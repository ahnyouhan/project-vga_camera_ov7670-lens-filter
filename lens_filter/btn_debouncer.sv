==> flow/design.v <==
`timescale 1ns / 1ps
module btn_debouncer (
    input  logic clk,
    input  logic reset,
    input  logic btn_in,
    output logic btn_out
);
    localparam DEBOUNCE_COUNT = 1_000_000;   
    logic [19:0] counter;
    logic btn_sync_0, btn_sync_1;
    logic btn_stable;
    always_ff @(posedge clk, posedge reset) begin
        if (reset) begin
            btn_sync_0 <= 1'b0;
            btn_sync_1 <= 1'b0;
        end else begin
            btn_sync_0 <= btn_in;
            btn_sync_1 <= btn_sync_0;
        end
    end
    always_ff @(posedge clk, posedge reset) begin
        if (reset) begin
            counter <= 0;
            btn_stable <= 1'b0;
        end else begin
            if (btn_sync_1 != btn_stable) begin
                if (counter == DEBOUNCE_COUNT - 1) begin
                    counter <= 0;
                    btn_stable <= btn_sync_1;
                end else begin
                    counter <= counter + 1;
                end
            end else begin
                counter <= 0;
            end
        end
    end
    assign btn_out = btn_stable;
endmodule
module btn_debouncer_5 (
    input  logic clk,
    input  logic reset,
    input  logic [4:0] btn_in,
    output logic [4:0] btn_out
);
    genvar i;
    generate
        for (i = 0; i < 5; i++) begin : gen_debouncer
            btn_debouncer u_debouncer (
                .clk(clk),
                .reset(reset),
                .btn_in(btn_in[i]),
                .btn_out(btn_out[i])
            );
        end
    endgenerate
endmodule
---- Reports on btn_debouncer_5 ----
The steps from the RTL of btn_debouncer_5 to its reports follow in flow order.
Line numbers count from 1 in the design file above.
Operators carry their Yosys type and port widths (W data, S select, Z words).
Cell names lack the library's common part.
Not given: -
set-up
  top module .............................. btn_debouncer_5
  clock ................................... clk
  cell library ............................ sky130hd
  library corner .......................... tt_025C_1v80

---- Word-level counts ----
Source: Yosys, flattened and elaborated, memories not mapped. Widths are those after wreduce. Registers that Yosys merges into a memory's read port (data or address) are not register bits. Print and check cells do not count. Equal cells are merged and count once.
bit counts
  flip-flop bits (word level) ............. 115
  bits of input ports ..................... 7
  output and inout bits ................... 5
cells by class
  add/subtract/negate cells ............... 5
  equal/unequal tests ..................... 10
  muxes and demuxes ....................... 10
  reductions and logical operators ........ 5
operators with widths
  cell                     number
  $mux W20                 10
  $add A20 B1 Y20 const B  5
  $eq A20 B20 Y1 const B   5
  $reduce_and A2 Y1        5
  $ne A1 B1 Y1             5

---- Logic depth ----
Depth = most cells in a row (Yosys ltp): at word level without a register or memory, in the mapped netlist without a sequential cell, where the memories' decode and read muxes count.
depth
  depth after elaboration ................. 3
  ABC_AREA ................................ 0
  depth in mapped cells ................... 6
  gate-level depth less buffers ........... 5

---- After synthesis ----
Source: synth_stat.txt of the flow (Yosys; design flattened, memories mapped). It holds for the ABC_AREA given above (unset counts as 0); a run with the other value may have another netlist.
cell types
  cell      number
  dfrtp_1   115
  xnor2_1   53
  nor2_1    100
  xor2_1    24
  nand4_1   29
  nand3_1   29
  nor4_1    23
  nor3_1    23
  nand2_1   29
  o21ai_0   16
  inv_1     20
  a21oi_1   14
  or3_1     11
  ha_1      5
  or4_1     7
  buf_4     6
  clkbuf_1  12
  mux2_2    4
Not listed: further types 14, cells in them 36.
mapped netlist
  standard cells after synthesis .......... 556
  synthesis area .......................... 5,486.5 µm²
  sequential part of the area ............. 2,877.8 µm²
  mapped flip-flops ....................... 115
  buffers ................................. 19
By module: a second synthesis without flattening, with its own total; a netlist apart from the flattened one above.
unflattened totals
  cell total of the unflattened synthesis .. 535
  area (unflattened synthesis) ............ 5,592.9 µm²
Each row is one instance without its submodules.
modules
  module           times used  cells  area (µm²)  seq. area (µm²)
  btn_debouncer    5           107    1,118.6     575.6
  btn_debouncer_5  1           0      0.0         0.0

---- Timing after synthesis ----
Source: OpenSTA report_checks on the synthesized netlist (no wires, ideal clock, input and output delay 20% of the period each), path of least setup slack; recovery checks are left aside. Register names are those of the netlist, which keeps one name where synthesis merged equal registers.
timing path post-synthesis
  path type ............................... flip-flop to flip-flop
  start ................................... reg gen_debouncer[1].u_debouncer.counter[12]
  end ..................................... reg gen_debouncer[1].u_debouncer.btn_stable
  clock period ............................ 2.42 ns
  time at the first pin ................... 0.000 ns
  arrival ................................. 1.954 ns
  required time ........................... 2.295 ns
  setup slack ............................. 0.342 ns
  delay of the path ....................... 2.079 ns
  driving pins on the path ................ 5
  path buffers ............................ 0
  synthesis period reached ................ 2.078 ns
"delay of the path" = arrival - input delay + setup time.
"driving pins on the path": output pins that drive a net of the path, with the launching flip-flop's if there is one; two outputs of one cell count as two.
"synthesis period reached" is the clock period less the worst setup slack; recovery checks do not enter. This is arithmetic on one report: input and output delays are still those of the set period (20% each).
The rows between start and end are the longest chain of elaborated cells between them; the timing report does not say that the signal goes this way. Where chains are equally long, one stands for them.
A line is the first line of the expression or statement that the cell stems from. Yosys adds cells for indexed reads and writes and turns some case tables into memories.
At most two assigning lines are given for a register; there are more.
on the way, post-synthesis
  cell sequence ........................... dfrtp_1 -> or4_1 -> or4_4 -> nor2_1 -> mux2_2
  length of the longest elaborated chain .. 2
  elaborated cells between the ends (all ways) .. 2
  those cells by class .................... 1 x eq/ne; 1 x reduce/logical
RTL lines, path post-synthesis
  element             line  RTL
  start: declaration  9     logic [19:0] counter;
  start: assignment   23    counter <= 0;
  start: assignment   31    counter <= counter + 1;
  $eq A20 B20 Y1      27    if (counter == DEBOUNCE_COUNT - 1) begin
  $reduce_and A2 Y1   -
  end: assignment     24    btn_stable <= 1'b0;
  end: assignment     29    btn_stable <= btn_sync_1;
  end: declaration    11    logic btn_stable;

---- Timing after layout ----
Path of least setup slack in the final report of stored run 1 (OpenROAD, finished layout, wires in). Where an end is a register, its clock arrival counts in the times.
timing path post-layout
  path type ............................... flip-flop to flip-flop
  start ................................... reg gen_debouncer[1].u_debouncer.counter[15]
  end ..................................... reg gen_debouncer[1].u_debouncer.btn_stable
  clock period ............................ 2.35 ns
  time at the first pin ................... 0.40 ns
  arrival ................................. 2.28 ns
  required time ........................... 2.64 ns
  setup slack ............................. 0.36 ns
  driving pins on the path ................ 5
  path buffers ............................ 0
The rows between start and end are the longest chain of elaborated cells between them; the timing report does not say that the signal goes this way. Where chains are equally long, one stands for them.
At most two assigning lines are given for a register; there are more.
on the way, post-layout
  cell sequence ........................... dfrtp_1 -> or4b_1 -> or4_4 -> nor2_4 -> mux2_4
  length of the longest elaborated chain .. 2
  elaborated cells between the ends (all ways) .. 2
  those cells by class .................... 1 x eq/ne; 1 x reduce/logical
RTL lines, path post-layout
  element             line  RTL
  start: declaration  9     logic [19:0] counter;
  start: assignment   23    counter <= 0;
  start: assignment   31    counter <= counter + 1;
  $eq A20 B20 Y1      27    if (counter == DEBOUNCE_COUNT - 1) begin
  $reduce_and A2 Y1   -
  end: assignment     24    btn_stable <= 1'b0;
  end: assignment     29    btn_stable <= btn_sync_1;
  end: declaration    11    logic btn_stable;

Lab notebook: btn_debouncer_5

2 stored runs of btn_debouncer_5 in the flow (synthesis by Yosys, layout by OpenROAD, sky130hd cells), in arbitrary order. Constraints: input delay and output delay 20% of the set period each, output load 0.01 pF.
"clock period reached" means the clock period less the worst setup slack. The figure is calculated, with input and output delays left at 20% of the set period.

---- stored run 1 ----
settings
  period_ns = 2.35
  SETUP_SLACK_MARGIN = 0.32
  CAP_MARGIN = 20
  CORE_MARGIN = 2
  CORE_UTILIZATION = 40
  SLEW_MARGIN = 20
results
  overall die area ........................ 14,668.8 µm²
  sum of negative setup slack ............. 0.000 ns
  synthesis area .......................... 5,486.5 µm²
  area of the standard cells in the finished layout .. 6,568.8 µm²
  setup slack of the worst path ........... 0.361 ns
  clock period reached .................... 1.989 ns

---- stored run 2 ----
settings
  period_ns = 2.89
  CORE_UTILIZATION = 24
  SETUP_SLACK_MARGIN = -0.08
  PLACE_DENSITY_LB_ADDON = 0.18
  CORE_ASPECT_RATIO = 1.54
  CORE_MARGIN = 6
  CELL_PAD_IN_SITES_DETAIL_PLACEMENT = 2
  TNS_END_PERCENT = 5
  CAP_MARGIN = 20
  MAX_ROUTING_LAYER = met4
  SLEW_MARGIN = 20
results
  overall die area ........................ 26,717.5 µm²
  sum of negative setup slack ............. 0.000 ns
  synthesis area .......................... 5,486.5 µm²
  area of the standard cells in the finished layout .. 6,492.5 µm²
  setup slack of the worst path ........... 0.617 ns
  clock period reached .................... 2.273 ns
